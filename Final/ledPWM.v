==> flow/design.v <==
module ledPWM (
	input clk,
	input [6:0] dc,
	output led
	);
reg [7:0] counter = 0;
always@(posedge clk) begin
	if (counter < 100) counter <= counter + 1;
	else counter <= 0;
end
assign led = (counter < dc) ? 1 : 0;
endmodule
* Reports on ledPWM
The steps from the RTL of ledPWM to its reports follow in flow order.
Line numbers count from 1 in the design file above.
Cell names lack the library's common part.
A cell with -- has no value.
- Design top :: ledPWM
- Clock port :: clk
- Standard-cell library :: sky130hd
- Timing corner :: tt_025C_1v80

* Elaborated design
Yosys after proc, flatten, opt, wreduce and memory -nomap, before mapping. Enables and synchronous resets that opt folds into registers are not counted as muxes. Memory bits, and registers merged into a memory's read port (data or address), are not among the register bits. Print and check cells are not counted. Equal cells are merged and count once.
- Register bits :: 8
- Input port bits :: 8
- Output and inout bits :: 1
- Word-level cells :: 5
- $add $sub $neg :: 1
- $lt $le $gt $ge :: 2
- Muxes and demuxes :: 1
** Operators by type and width (count)
- 8-bit by 1-bit adder with 8-bit output with constant B :: 1
- 8-bit by 7-bit < comparator with 1-bit output :: 1
- 8-bit by 7-bit < comparator with 1-bit output with constant B :: 1
- 1-bit 2-to-1 mux :: 1

* Depth
Longest topological path by Yosys (ltp), each cell counted once; first at word level (registers and memories cut), then after technology mapping (sequential cells cut; the memories' decode and read muxes count).
- Depth after elaboration :: 2
- ABC_AREA :: 0
- Mapped depth :: 5
- Gate-level depth less buffers :: 5

* Synthesis result
The flow's flattened synthesis, as Yosys stat reports it; memories are mapped. The netlist is that of the ABC_AREA named above (0 if unset); the other value can give another one.
Totals and module areas in this step are rounded.
- Cells in the netlist :: 52
- Chip area (Yosys) :: 446.7 µm²
- Area of sequential cells :: 160.2 µm²
- Flip-flop cells :: 8
- Buffer cells :: 0
** Cells by type
- dfxtp_1 :: count 8, total area 160.154 µm²
- ha_1 :: count 7, total area 87.584 µm²
- inv_1 :: count 7, total area 26.275 µm²
- nor2_1 :: count 6, total area 22.522 µm²
- xor2_1 :: count 2, total area 17.517 µm²
- nand3_1 :: count 3, total area 15.014 µm²
- a31oi_1 :: count 2, total area 12.512 µm²
- a21oi_1 :: count 2, total area 10.01 µm²
- nand3_2 :: count 1, total area 10.01 µm²
- o21ai_0 :: count 2, total area 10.01 µm²
- o311ai_1 :: count 1, total area 8.758 µm²
- xnor2_1 :: count 1, total area 8.758 µm²
- a211oi_1 :: count 1, total area 7.507 µm²
- and3_2 :: count 1, total area 7.507 µm²
- nand2_1 :: count 2, total area 7.507 µm²
- and3_1 :: count 1, total area 6.256 µm²
- nand2b_1 :: count 1, total area 6.256 µm²
- nand4_1 :: count 1, total area 6.256 µm²
Not listed: further types 3, cells in them 3.

* Timing after synthesis
OpenSTA on the mapped netlist: ideal clock, no wires. The path of least setup slack (recovery checks aside). Input and output delay are each 20% of the period. Register names are those of the netlist, which keeps one name where synthesis merged equal registers.
- Path kind :: in2out
- From :: input port dc[6]
- To :: output port led
- Clock period :: 3.29 ns
- External input delay :: 0.658 ns
- Output delay :: 0.658 ns
- Time at the first pin :: 0.658 ns
- Arrival time :: 1.523 ns
- Required time :: 2.632 ns
- Slack :: 1.109 ns
- Delay of the path :: 0.865 ns
- Stages on the path :: 5
- Path buffers :: 0
- Synthesis period reached :: 2.181 ns
"delay of the path" = arrival - input delay + setup time.
At an output port there is no setup time.
"stages on the path": output pins that drive a net of the path, with the launching flip-flop's if there is one; two outputs of one cell count as two.
"synthesis period reached" = period - worst setup slack (recovery checks aside). The figure is calculated, with input and output delays left at 20% of the set period.
Between the ends stands the longest chain of elaborated cells between them, by number of cells; it is not shown to be the way that was timed. Of several equally long chains one is given.
A line is the first line of the expression or statement that the cell stems from. Yosys adds cells for indexed reads and writes and turns some case tables into memories.
- Cells stage by stage :: inv_1 -> ha_1 -> a211oi_1 -> nand3_1 -> a31oi_1
- Cells in the longest elaborated chain :: 2
- Elaborated cells on any way between the ends :: 2
- RTL lines with such cells :: 1
- Classes of those cells :: 1 x compare; 1 x mux
** Ends and longest elaborated chain, post-synthesis
- start, declared :: line 3 : input [6:0] dc,
- 8-bit by 7-bit < comparator with 1-bit output :: line 11 : assign led = (counter < dc) ? 1 : 0;
- 1-bit 2-to-1 mux :: line 11
- end, declared :: line 4 : output led

* Timing after layout
Path of least setup slack in the final report of job 2 (OpenROAD, finished layout, wires in). Where an end is a register, its clock arrival counts in the times.
- Path kind :: in2out
- From :: input port dc[6]
- To :: output port led
- Clock period :: 1.53 ns
- External input delay :: 0.31 ns
- Output delay :: 0.31 ns
- Time at the first pin :: 0.31 ns
- Arrival time :: 1.40 ns
- Required time :: 1.22 ns
- Slack :: -0.18 ns
- Stages on the path :: 7
- Path buffers :: 2
Between the ends stands the longest chain of elaborated cells between them, by number of cells; it is not shown to be the way that was timed. Of several equally long chains one is given.
- Cells stage by stage :: dlygate4sd2_1 -> inv_2 -> ha_4 -> a211oi_2 -> nand3_2 -> a31oi_2 -> buf_2
- Cells in the longest elaborated chain :: 2
- Elaborated cells on any way between the ends :: 2
- RTL lines with such cells :: 1
- Classes of those cells :: 1 x compare; 1 x mux
** Ends and longest elaborated chain, post-layout
- start, declared :: line 3 : input [6:0] dc,
- 8-bit by 7-bit < comparator with 1-bit output :: line 11 : assign led = (counter < dc) ? 1 : 0;
- 1-bit 2-to-1 mux :: line 11
- end, declared :: line 4 : output led

Lab notebook: ledPWM

Settings and measured results of 2 stored flow runs for module ledPWM (sky130hd), not sorted in any way. The constraints put input and output delay at 20% of the set period each and load the outputs with 0.01 pF.
By "period achieved" is meant the clock period of the run minus its worst setup slack. This is arithmetic on one report: input and output delays are still those of the set period (20% each).
"worst path time": the worst setup path's part of the clock period (all of it between registers, 20% less for each end at a port) less its slack. A launch clock that arrives late makes it longer, a capture clock that arrives late makes it shorter.
"power consumption": no workload was simulated; the value follows from the tool's default switching activity.
Results are given in rounded form.

* Job 1
** Files
==> flow/run.sh <==
#!/bin/bash
# the make line also repeats the synthesis and layout settings of config.mk as NAME=value (left out here)
make -C /OpenROAD-flow-scripts/flow DESIGN_CONFIG=/design/flow/config.mk WORK_HOME=/design/flow/orfs CLKGATE_MAP_FILE= finish
==> flow/config.mk <==
export PLATFORM = sky130hd
export DESIGN_NAME = ledPWM
export DESIGN_NICKNAME = ledPWM
export VERILOG_FILES = /design/flow/design.v
export SDC_FILE = /design/flow/constraint.sdc
export NUM_CORES = 4
export LEC_CHECK = 0
export CAP_MARGIN = 15
export CORE_MARGIN = 9
export CORE_UTILIZATION = 65
export CTS_CLUSTER_DIAMETER = 38
export CTS_CLUSTER_SIZE = 28
export MIN_ROUTING_LAYER = met2
export PLACE_DENSITY = 0.41
export SLEW_MARGIN = 20
==> flow/constraint.sdc <==
create_clock -name core_clock -period 1.88 [get_ports {clk}]
set_input_delay 0.3760 -clock core_clock [delete_from_list [all_inputs] [get_ports {clk}]]
set_output_delay 0.3760 -clock core_clock [all_outputs]
set_load 0.01 [all_outputs]
** Results
Incomplete, floorplanning halted on PDN-0185.

* Job 2
** Files
==> flow/run.sh <==
#!/bin/bash
# the make line also repeats the synthesis and layout settings of config.mk as NAME=value (left out here)
make -C /OpenROAD-flow-scripts/flow DESIGN_CONFIG=/design/flow/config.mk WORK_HOME=/design/flow/orfs CLKGATE_MAP_FILE= finish
==> flow/config.mk <==
export PLATFORM = sky130hd
export DESIGN_NAME = ledPWM
export DESIGN_NICKNAME = ledPWM
export VERILOG_FILES = /design/flow/design.v
export SDC_FILE = /design/flow/constraint.sdc
export NUM_CORES = 4
export LEC_CHECK = 0
export CAP_MARGIN = 20
export CORE_MARGIN = 2
export CORE_UTILIZATION = 40
export SETUP_SLACK_MARGIN = 0.13
export SLEW_MARGIN = 20
==> flow/constraint.sdc <==
create_clock -name core_clock -period 1.53 [get_ports {clk}]
set_input_delay 0.3060 -clock core_clock [delete_from_list [all_inputs] [get_ports {clk}]]
set_output_delay 0.3060 -clock core_clock [all_outputs]
set_load 0.01 [all_outputs]
** Results
- Power consumption :: 465.6 uW
- Sum of negative setup slack :: -0.178 ns
- Setup slack of the worst path :: -0.178 ns
- Utilization in the final report :: 64.7%
- Chip area after synthesis (Yosys) :: 446.7 µm²
- Full die area :: 1400 µm²
- Worst-case hold slack :: 0.535 ns
- Period achieved :: 1.708 ns
- Worst path time :: 1.10 ns
- Worst setup path kind :: in2out
- Std-cell area (final layout) :: 689.4 µm²
